==> flow/design.v <==
typedef logic [2:0]     bytecnt_t;
typedef logic [7:0]     uint8_t;
typedef logic [15:0]    uint16_t;
typedef logic [31:0]    uint32_t;
typedef logic [63:0]    uint64_t;
typedef logic [127:0]   uint128_t;
typedef uint32_t        inst_t;
typedef uint64_t        addr_t;
typedef uint64_t        data_t;
typedef uint128_t       hilo_t;
interface cpu_ibus_if();
    logic        ena;
    logic        valid1;
    logic        valid2;
    addr_t       addr;
    inst_t       rdata1;
    inst_t       rdata2;
    modport master(
        output ena,
        input valid1, valid2,
        output addr,
        input rdata1,rdata2
    );
    modport slave(
        input ena,
        output valid1, valid2,
        input addr,
        output rdata1,rdata2
    );
endinterface
interface cpu_dbus_if();
    logic       ena;
    bytecnt_t   rlen;
    uint8_t     wea;
    addr_t      addr;
    data_t      wdata;
    data_t      rdata;
    modport master(
        output ena, wea, rlen,
        output addr,
        output wdata,
        input  rdata
    );
    modport slave(
        input ena, wea, rlen,
        input addr,
        input wdata,
        output  rdata
    );
endinterface
typedef logic[4:0] cpu_int_t;  
typedef logic[6:0] op_t;
typedef logic[4:0] regaddr_t;
typedef logic[2:0] funct3_t;
typedef logic[6:0] funct7_t;
typedef logic[5:0] funct6_t;
typedef logic[4:0] funct5_t;
typedef logic[5:0] shamt6_t;
typedef enum logic[6:0] { 
    ALU_NOP = 0,
    ALU_ADD, ALU_SUB, ALU_SLT, ALU_SLTU, 
    ALU_XOR, ALU_OR, ALU_AND, 
    ALU_SRL, ALU_SRA, ALU_SLL,
    ALU_LUI, ALU_JAL,
    ALU_MUL, ALU_DIV
} aluop_t;
typedef struct packed {
    logic       mem_read;    
    logic       mem_write;   
    aluop_t     alu_op;
    logic       alu_32;      
    logic       alu_hi;      
    logic       alu_sign1;   
    logic       alu_sign2;   
    logic       alu_pc;      
    logic       alu_shamt;
    logic       alu_imm;     
    logic       rs1_en;      
    logic       rs2_en;      
    logic       rd_en;       
    logic       b;           
    logic       j;           
    logic       jr;          
    logic       reversed;    
} decode_sign_t;
typedef struct packed {
    logic full;
    logic empty;
    logic almost_empty;  
} fifo_ctrl_t;
typedef struct packed {
    addr_t  pc;
    inst_t  instr;
    logic   valid;
} pipe_entry_t;
typedef struct packed {
    logic IF;
    logic ID;
    logic EX;
    logic MM;
    logic WB;
} stall_t;
typedef struct packed {
    logic IF;
    logic ID;
    logic EX;
    logic MM;
    logic WB;
} flush_t;
typedef struct packed {    
    logic       ena;
    logic       write;
    funct3_t    funct3;
    addr_t      addr;
    data_t      wdata;
} mempack_t;
typedef struct packed {
    logic     rd_en;
    regaddr_t rd;
    data_t    res;
} regpack_t;
typedef struct packed {
    data_t imm;
    data_t rs_data1;
    data_t rs_data2;
    data_t shamt;
} id2ex_t;
module div(
    input  wire     clk,
    input  wire     rst,
    input  wire     interrupt,
    input  wire     start,
    input  wire     sign1,
    input  wire     sign2,
    input  wire     get_hi,
    input  data_t   a,
    input  data_t   b,
    output logic    ready,
    output data_t   result_o
);
enum { IDLE, DIV_BY_ZERO, DIV_OVERFLOW, DIV_SRA, DIV_ON, SAVE_RESULT } state;
wire   a_sign = sign1 && a[64-1];  
wire   b_sign = sign2 && b[64-1];
data_t a_abs = (sign1 && a_sign) ? -a : a;
data_t b_abs = (sign1 && b_sign) ? -b : b;
wire   quo_sign = a_sign ^ b_sign;
wire   rem_sign = a_sign;
logic [6:0] cnt;
logic [64-1:0] divisor;  
logic [64:0] subtract;   
logic [2*64:0] dividend; 
data_t quo_res, rem_res;
assign subtract = {1'b0,dividend[2*64-1:64]} - {1'b0,divisor};
assign result_o = get_hi ? rem_res : quo_res;
data_t sra_quo = a >>> b;  
data_t sra_rem_tmp = a & (b-1);
data_t sra_rem = rem_sign ^ sra_rem_tmp[64-1] ? -sra_rem_tmp : sra_rem_tmp;
always_ff @ (posedge clk) begin
    if (rst) begin
        state <= IDLE;
        ready <= 0;
        {rem_res, quo_res} <= '0;
        cnt <= '0;
    end else begin
        case (state)
            IDLE: begin
                if(start && !interrupt) begin
                    if(b == 0) begin
                        state <= DIV_BY_ZERO;
                    end else if(sign1 && sign2 && (&a==1) && b==-1) begin
                        state <= DIV_OVERFLOW;
                    end else if(!b_sign && ((b & (b - 1)) == 0)) begin  
                        state <= DIV_SRA;
                    end else begin
                        state <= DIV_ON;
                        cnt <= '0;
                        dividend[64:0] <= {a_abs, 1'b0};
                        divisor <= b_abs;
                    end
                end else begin
                    ready <= 0;
                    {rem_res, quo_res} <= '0;
                end
            end
            DIV_BY_ZERO: begin
                dividend <= {a,1'b0,{64{1'b1}}};
                state <= SAVE_RESULT;
            end
            DIV_OVERFLOW: begin
                dividend <= {{64{1'b0}},1'b0,a};
                state <= SAVE_RESULT;
            end
            DIV_SRA: begin
                dividend <= {sra_rem,1'b0,sra_quo};
                state <= SAVE_RESULT;
            end
            DIV_ON: begin
                if(!interrupt) begin
                    if(cnt != 7'b1000000) begin
                        if(subtract[64] == 1'b1) begin                
                            dividend <= {dividend[2*64-1:0] , 1'b0};  
                        end else begin
                            dividend <= {subtract[64-1:0] , dividend[64-1:0] , 1'b1};  
                        end
                        cnt <= cnt + 1;
                    end else begin
                        state <= SAVE_RESULT;
                        cnt <= 6'b000000;
                        if(quo_sign) 
                            dividend[64-1:0] <= (~dividend[64-1:0] + 1);  
                        if(rem_sign ^ dividend[2*64]) 
                            dividend[2*64:64+1] <= (~dividend[2*64:64+1] + 1);
                    end
                end else begin
                    state <= IDLE;
                end	
            end
            SAVE_RESULT: begin
                rem_res <= dividend[2*64:64+1];
                quo_res <= dividend[64-1:0];
                ready <= 1;
                if(start == 0) begin
                    state <= IDLE;
                    ready <= 0;
                    {rem_res, quo_res} <= '0;
                end
            end
        endcase
    end
end
endmodule
* From RTL to reports: div
Tool output for the design above, in the order of the flow.
Line numbers count from 1 in the design file above.
Library cell names are shortened.
Not given: -
- Top module :: div
- Clock :: clk
- Standard-cell library :: sky130hd
- Corner :: tt_025C_1v80

* Word level
Counts by Yosys on the flattened word-level netlist (proc, flatten, opt, wreduce; memories kept). Register bits leave out memories and registers merged into their read ports (data or address). Print and check cells are left out. Cells with the same type and inputs are merged into one.
- Output and inout bits :: 65
- Flip-flop bits (word level) :: 361
- Elaborated cells :: 125
- Input port bits :: 135
- Bitwise operators :: 11
- Equality and inequality tests :: 19
- Shift operators :: 1
- Multiplexer cells :: 48
- Reductions and logical operators :: 29
- $add $sub $neg :: 8
** Operator list (count)
- 2-to-1 mux 64 bit :: 18
- parallel mux 64 bit (select 5 bit) :: 1
- parallel mux 64 bit (select 4 bit) :: 1
- parallel mux 64 bit (select 2 bit) :: 2
- negator 64 bit :: 3
- adder 64 x 1 -> 64 bit (second input constant) :: 2
- AND 64 bit :: 2
- NOT 64 bit :: 2
- logical NOT 64 bit :: 2
- parallel mux 32 bit (select 4 bit) :: 1
- 2-to-1 mux 32 bit :: 4
- subtractor 64 x 64 -> 65 bit :: 1
- == test 32 x 2 -> 1 bit (second input constant) :: 2
- == test 32 x 3 -> 1 bit (second input constant) :: 2
- subtractor 64 x 1 -> 64 bit (second input constant) :: 1
- == test 64 bit (second input constant) :: 1
- >>> shifter 64 x 64 -> 64 bit :: 1
- AND reduction 64 bit :: 1
- 2-to-1 mux 7 bit :: 6
- == test 32 x 1 -> 1 bit (second input constant) :: 1
- logical NOT 32 bit :: 1
- inequality test 2 bit (second input constant) :: 8
- AND reduction 8 bit :: 2
- parallel mux 7 bit (select 2 bit) :: 1
- AND reduction 6 bit :: 2
- logical AND 1 bit :: 9
- inequality test 3 bit (second input constant) :: 3
- 2-to-1 mux 3 bit :: 3
Not listed: further kinds 16, cells in them 33.

* Logic depth
Yosys ltp: most cells in a row. Word level: on the elaborated netlist, between registers, memories and ports. Mapped: between sequential cells and ports; inverters and the memories' decode and read muxes count.
- Depth in word-level cells :: 9
- ABC_AREA :: 0
- Gate-level depth with buffers :: 21
- Gate-level depth less buffers :: 18

* After synthesis
The flow's flattened synthesis, as Yosys stat reports it; memories are mapped. The netlist is that of the ABC_AREA named above (0 if unset); the other value can give another one.
The area totals of this step are shown rounded.
** Cell types
- edfxtp_1 :: count 193, area in all 5.8E+03 um2
- dfxtp_1 :: count 142, area in all 2.84E+03 um2
- ha_1 :: count 136, area in all 1.7E+03 um2
- xnor2_1 :: count 175, area in all 1532.72 um2
- nor2_1 :: count 398, area in all 1.49E+03 um2
- a21oi_1 :: count 252, area in all 1261.21 um2
- nand2_1 :: count 323, area in all 1.21E+03 um2
- a22oi_1 :: count 156, area in all 1.17E+03 um2
- clkbuf_1 :: count 277, area in all 1.04E+03 um2
- o21ai_0 :: count 206, area in all 1.03E+03 um2
- mux4_2 :: count 44, area in all 990.95 um2
- xor2_1 :: count 111, area in all 972.182 um2
- mux2_2 :: count 83, area in all 934.646 um2
- nor3_1 :: count 147, area in all 735.706 um2
- mux2i_1 :: count 69, area in all 690.662 um2
- nor4_1 :: count 83, area in all 519.248 um2
- o221ai_1 :: count 59, area in all 516.746 um2
- nand4_1 :: count 79, area in all 494.224 um2
Other cell types: 75; their cells: 1044.
- Mapped area :: 32100 um2
- Buffer cells :: 331
- Mapped flip-flops :: 335
- Sequential area :: 8640 um2
- Mapped cells :: 3977

* Worst setup path after synthesis
Source: OpenSTA report_checks on the synthesized netlist (no wires, ideal clock, input and output delay 20% of the period each), path of least setup slack; recovery checks are left aside. Register names are those of the netlist, which keeps one name where synthesis merged equal registers.
- Path type :: input to register
- Start :: input b
- End :: register dividend[0]
- Path slack :: 2572 ps
- Data required time :: 13018 ps
- Time at the first pin :: 2720 ps
- Path delay :: 8308 ps
- Driving pins on the path :: 19
- Buffers on the path :: 3
- External input delay :: 2720 ps
- Setup time :: 582 ps
- Data arrival time :: 10446 ps
- Clock period :: 13600 ps
- Synthesis period reached :: 11028 ps
"path delay" is the arrival time less input delay plus setup time.
"driving pins on the path" counts driving pins, that of a launching flip-flop among them; a cell with two outputs on the path counts twice.
"synthesis period reached" = period - worst setup slack (recovery checks aside). The figure is calculated, with input and output delays left at 20% of the set period.
An end named without its bit number is one bit of that signal or, where synthesis recoded a state register, one of its new flip-flops.
The rows between start and end are the longest chain of elaborated cells between them; the timing report does not say that the signal goes this way. Where chains are equally long, one stands for them.
Each line given opens the expression or statement behind the cell; cells for indexed reads and writes are added by Yosys, which also makes memories of some case tables.
A register here has more assigning lines than the two given.
The path ends at the enable pin of a flip-flop; only ways to that pin are counted.
- Cell sequence :: buf_2 > buf_1 > inv_2 > clkbuf_1 > ha_1 > nand3_1 > or4_1 > or3_1 > or3_1 > or3_1 > or3_1 > ha_1 > nor4_1 > nand4_1 > nor4_1 > nand4_1 > nor4bb_1 > a21boi_1 > a211oi_1
- Length of the longest elaborated chain :: 6
- Elaborated cells on any way between the ends :: 11
- Those cells by class :: 1 x add/sub; 4 x eq/ne; 1 x logic; 5 x reduce/logical
** RTL lines, path post-synthesis
- start, declared :: RTL line 137 : input  data_t   b,
- subtractor 64 x 1 -> 64 bit :: RTL line 172 : end else if(!b_sign && ((b & (b - 1)) == 0)) begin
- AND 64 bit :: RTL line 172
- logical NOT 64 bit :: RTL line 172
- logical AND 1 bit :: RTL line 172
- inequality test 2 bit
- AND reduction 8 bit
- end, assigned :: RTL line 177 : dividend[64:0] <= {a_abs, 1'b0};
- end, assigned :: RTL line 186 : dividend <= {a,1'b0,{64{1'b1}}};
- end, declared :: RTL line 151 : logic [2*64:0] dividend;

Lab notebook: div

Module div, platform sky130hd: 2 stored runs of the flow (Yosys, OpenROAD) with differing settings, in no particular order. Input and output delays are each 20% of the period that was set; the output load is 0.01 pF.

** Record 1
- Settings :: period_ns=7.22; CORE_UTILIZATION=65; SETUP_SLACK_MARGIN=0.6; CORE_MARGIN=7; CELL_PAD_IN_SITES_DETAIL_PLACEMENT=2; TNS_END_PERCENT=50; GPL_TIMING_DRIVEN=0; GPL_ROUTABILITY_DRIVEN=0; CTS_CLUSTER_DIAMETER=379; CAP_MARGIN=20; SLEW_MARGIN=20
- Outcome :: no final report: placement broke off with DPL-0033

** Record 2
- Settings :: period_ns=10.7; CORE_UTILIZATION=54; SETUP_SLACK_MARGIN=2.28; PLACE_DENSITY=0.56; CELL_PAD_IN_SITES_GLOBAL_PLACEMENT=1; GPL_TIMING_DRIVEN=0; CTS_CLUSTER_DIAMETER=247; MIN_ROUTING_LAYER=met2; CAP_MARGIN=20; CORE_MARGIN=2; SLEW_MARGIN=20
- Outcome :: no final report: routing broke off with GRT-0116
