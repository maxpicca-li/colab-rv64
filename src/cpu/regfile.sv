==> flow/design.v <==
module regfile #(
    parameter int REG_NUM = 32,
    parameter int DATA_WIDTH = 32,
    parameter int READ_PORTS = 2,
    parameter int WRITE_PORTS = 1,
    parameter int ZERO_KEEP = 1
)(
    input  clk,
    input  rst,
    input  logic [READ_PORTS-1:0][$clog2(REG_NUM)-1:0]  raddr,
    output logic [READ_PORTS-1:0][DATA_WIDTH-1:0]       rdata,
    input  logic [WRITE_PORTS-1:0]                      wen,
    input  logic [WRITE_PORTS-1:0][$clog2(REG_NUM)-1:0] waddr,
    input  logic [WRITE_PORTS-1:0][DATA_WIDTH-1:0]      wdata
);
    logic [REG_NUM-1:0][DATA_WIDTH-1:0] rf, rf_new;
    for(genvar i=0; i<READ_PORTS; ++i) begin
        assign rdata[i] = rf[raddr[i]];
    end
    always_comb begin
        rf_new = rf;
        for(integer i=0; i<WRITE_PORTS; ++i) begin
            if(wen[i] && waddr[i]!=0) begin
                rf_new[waddr[i]] = wdata[i];
            end
        end
    end
    always_ff @(posedge clk) begin
        if(rst) rf <= '0;
        else rf <= rf_new;
    end
endmodule
From RTL to reports: regfile
The steps from the RTL of regfile to its reports follow in flow order.
Lines are those of the file above, counted from 1.
Operators: Yosys type, input widths -> output width; for muxes data width and select width s.
Library cell names are shortened.
{"block": "setup", "top_module": "regfile", "clock": "clk", "library": "sky130hd", "lib_corner": "tt_025C_1v80"}

Elaborated design
Source: Yosys, flattened and elaborated, memories not mapped. Widths are those after wreduce; folded enables and synchronous resets count as part of the registers. Registers that Yosys merges into a memory's read port (data or address) are not register bits. Print and check cells do not count. Equal cells are merged and count once.
{"block": "word_totals", "reg_bits": 1024, "latch_bits": 0, "mem_bits_rw": 0, "romBits": 0, "clocked_rd_ports_x_width": 0, "n_memories": 0, "input_bits": 50, "output_inout_bits": 64}
{"block": "classes", "add_sub_neg": 1, "n_mul": 0, "n_div": 0, "n_cmp": 0, "eq_ne": 0, "shifts": 4, "n_mux": 0, "n_logic": 3, "reduce_and_logical": 2}
{"block": "ops", "op": "$shiftx 1024x11->32", "count": 2}
{"block": "ops", "op": "$and 1024x1024->1024", "count": 1}
{"block": "ops", "op": "$or 1024x1024->1024", "count": 1}
{"block": "ops", "op": "$not 1024->1024", "count": 1}
{"block": "ops", "op": "$shift 32x33->1024", "count": 1}
{"block": "ops", "op": "$shift 32x33->1024 const A", "count": 1}
{"block": "ops", "op": "$neg 10->33", "count": 1}
{"block": "ops", "op": "$reduce_bool 5->1", "count": 1}
{"block": "ops", "op": "$logic_and 1x1->1", "count": 1}

Longest topological paths
Yosys ltp: most cells in a row. Word level: on the elaborated netlist, between registers, memories and ports. Mapped: between sequential cells and ports; inverters and the memories' decode and read muxes count.
{"block": "logic_depth", "depth_word": 5, "ABC_AREA": 0, "ltp_mapped": 13}

Mapped cells and area
Source: synth_stat.txt of the flow (Yosys; design flattened, memories mapped). It holds for the ABC_AREA given above (unset counts as 0); a run with the other value may have another netlist.
Totals and module areas in this step are rounded.
{"block": "by_type", "cell_type": "dfxtp_1", "count": 1024, "area_total_um2": 2.05E+04}
{"block": "by_type", "cell_type": "mux2i_1", "count": 1024, "area_total_um2": 1.02E+04}
{"block": "by_type", "cell_type": "nand2_1", "count": 2191, "area_total_um2": 8.22E+03}
{"block": "by_type", "cell_type": "a21oi_1", "count": 1185, "area_total_um2": 5.93E+03}
{"block": "by_type", "cell_type": "clkbuf_1", "count": 388, "area_total_um2": 1.46E+03}
{"block": "by_type", "cell_type": "a22oi_1", "count": 192, "area_total_um2": 1.44E+03}
{"block": "by_type", "cell_type": "a22o_1", "count": 128, "area_total_um2": 1.12E+03}
{"block": "by_type", "cell_type": "buf_2", "count": 218, "area_total_um2": 1.09E+03}
{"block": "by_type", "cell_type": "nand3_1", "count": 204, "area_total_um2": 1.02E+03}
{"block": "by_type", "cell_type": "a31oi_1", "count": 64, "area_total_um2": 400.384}
{"block": "by_type", "cell_type": "nor3_1", "count": 66, "area_total_um2": 330.317}
{"block": "by_type", "cell_type": "nor2b_1", "count": 37, "area_total_um2": 231.472}
{"block": "by_type", "cell_type": "buf_4", "count": 30, "area_total_um2": 225.216}
{"block": "by_type", "cell_type": "buf_1", "count": 34, "area_total_um2": 127.622}
{"block": "by_type", "cell_type": "nor4_4", "count": 6, "area_total_um2": 127.622}
{"block": "by_type", "cell_type": "and3_1", "count": 11, "area_total_um2": 68.816}
{"block": "by_type", "cell_type": "nor2_1", "count": 18, "area_total_um2": 67.565}
{"block": "by_type", "cell_type": "nand4_1", "count": 10, "area_total_um2": 62.56}
Not listed: further types 27, cells in them 48.
{"block": "synth_totals", "cell_count": 6878, "synth_area_um2": 53110, "seq_area_um2": 20500, "ffs": 1024, "buffers": 674}

Worst setup path after synthesis
Source: OpenSTA report_checks on the synthesized netlist (no wires, ideal clock, input and output delay 20% of the period each), path of least setup slack; recovery checks are left aside. Register names are those of the netlist, which keeps one name where synthesis merged equal registers.
{"block": "synth_timing", "path_type": "in2reg", "start": "input waddr", "end": "register rf", "period_ns": 3.53, "in_delay_ns": 0.706, "setup_ns": 0.132, "t_arrival_ns": 2.852, "t_required_ns": 3.398, "slack_ns": 0.546, "delay_ns": 2.278, "stages": 12, "path_buffers": 2, "period_less_setup_slack_ns": 2.984}
"delay_ns" = arrival - input delay + setup time.
"stages" counts driving pins, that of a launching flip-flop among them; a cell with two outputs on the path counts twice.
"period_less_setup_slack_ns" = period - worst setup slack (recovery checks aside). The figure is calculated, with input and output delays left at 20% of the set period.
An end named without its bit number is one bit of that signal or, where synthesis recoded a state register, one of its new flip-flops.
Between the ends stands the longest chain of elaborated cells between them, by number of cells; it is not shown to be the way that was timed. Of several equally long chains one is given.
Each line given opens the expression or statement behind the cell; cells for indexed reads and writes are added by Yosys, which also makes memories of some case tables.
{"block": "synth_between", "path_cell_list": "buf_4 -> inv_2 -> ha_1 -> nand2b_1 -> nor2_1 -> ha_1 -> nor3b_1 -> nor4b_1 -> nand2_1 -> clkbuf_1 -> nand2_1 -> a21oi_1", "elab_chain_cells": 5}
{"block": "synth_rtl", "element": "start, declared", "line_no": 13, "text": "input  logic [WRITE_PORTS-1:0][$clog2(REG_NUM)-1:0] waddr,"}
{"block": "synth_rtl", "element": "$neg 10->33", "line_no": 24, "text": "rf_new[waddr[i]] = wdata[i];"}
{"block": "synth_rtl", "element": "$shift 32x33->1024", "line_no": 24}
{"block": "synth_rtl", "element": "$not 1024->1024", "line_no": 24}
{"block": "synth_rtl", "element": "$and 1024x1024->1024", "line_no": 24}
{"block": "synth_rtl", "element": "$or 1024x1024->1024", "line_no": 24}
{"block": "synth_rtl", "element": "end, assigned", "line_no": 29, "text": "if(rst) rf <= '0;"}
{"block": "synth_rtl", "element": "end, assigned", "line_no": 30, "text": "else rf <= rf_new;"}
{"block": "synth_rtl", "element": "end, declared", "line_no": 16, "text": "logic [REG_NUM-1:0][DATA_WIDTH-1:0] rf, rf_new;"}

Worst path after layout
Path of least setup slack in the final report of stored run 1 (OpenROAD, finished layout, wires in). Where an end is a register, its clock arrival counts in the times.
{"block": "layout_timing", "path_type": "in2out", "start": "input raddr", "end": "output rdata", "period_ns": 3.29, "in_delay_ns": 0.66, "t_arrival_ns": 2.41, "t_required_ns": 2.63, "slack_ns": 0.22, "stages": 12, "path_buffers": 7}
An end named without its bit number is one bit of that signal or, where synthesis recoded a state register, one of its new flip-flops.
Between the ends stands the longest chain of elaborated cells between them, by number of cells; it is not shown to be the way that was timed. Of several equally long chains one is given.
{"block": "layout_between", "path_cell_list": "buf_6 -> buf_6 -> buf_6 -> nor2_4 -> buf_12 -> buf_16 -> a22o_1 -> nor3_2 -> a31oi_2 -> buf_6 -> nand3_4 -> buf_6", "elab_chain_cells": 1}
{"block": "layout_rtl", "element": "start, declared", "line_no": 10, "text": "input  logic [READ_PORTS-1:0][$clog2(REG_NUM)-1:0]  raddr,"}
{"block": "layout_rtl", "element": "$shiftx 1024x11->32", "line_no": 18, "text": "assign rdata[i] = rf[raddr[i]];"}
{"block": "layout_rtl", "element": "end, declared", "line_no": 11, "text": "output logic [READ_PORTS-1:0][DATA_WIDTH-1:0]       rdata,"}

--- measured runs ---
Stored flow runs of regfile (2 of them; Yosys, OpenROAD, sky130hd). They differ in their settings and are not a sequence. Constraints: input delay and output delay 20% of the set period each, output load 0.01 pF.
"achievedPeriod_ns" means the clock period less the worst setup slack. The figure is calculated, with input and output delays left at 20% of the set period.
"critical_path_time_ns": the worst setup path's part of the clock period (all of it between registers, 20% less for each end at a port) less its slack. A launch clock that arrives late makes it longer, a capture clock that arrives late makes it shorter.
By "final_power_mw" is meant OpenSTA's value without simulated activity: inputs other than the clock are taken to toggle once in ten clock periods, and the tool carries that through the logic.
The measured numbers are rounded.

{"run": "stored run 1", "settings": { "period_ns": 3.29, "CORE_UTILIZATION": 45, "SETUP_SLACK_MARGIN": 0.84, "PLACE_DENSITY_LB_ADDON": 0.08, "CORE_MARGIN": 4, "ABC_AREA": 0, "GPL_ROUTABILITY_DRIVEN": 0, "CAP_MARGIN": 10, "SLEW_MARGIN": 5, "MAX_ROUTING_LAYER": "met4" }, "results": { "timing.setup.tns_ns": 0.000, "yosys.chip_area_um2": 53110, "stdcell_area_um2": 71930, "design_die_area_um2": 123600, "achievedPeriod_ns": 3.071, "final_power_mw": 31.21, "timing.setup.ws_ns": 0.219, "layout_utilization_frac": 0.616, "critical_path_time_ns": 1.75, "critical_path_kind": "in2out" }}
{"run": "stored run 2", "settings": { "period_ns": 2.33, "CORE_UTILIZATION": 72, "SETUP_SLACK_MARGIN": 0.54, "CELL_PAD_IN_SITES_GLOBAL_PLACEMENT": 2, "CELL_PAD_IN_SITES_DETAIL_PLACEMENT": 1, "TNS_END_PERCENT": 40, "CAP_MARGIN": 15, "SLEW_MARGIN": 15, "MIN_ROUTING_LAYER": "met2", "MAX_ROUTING_LAYER": "met4", "CORE_MARGIN": 2 }, "outcome": "not finished: placement ended with error GPL-0301"}
--- end ---
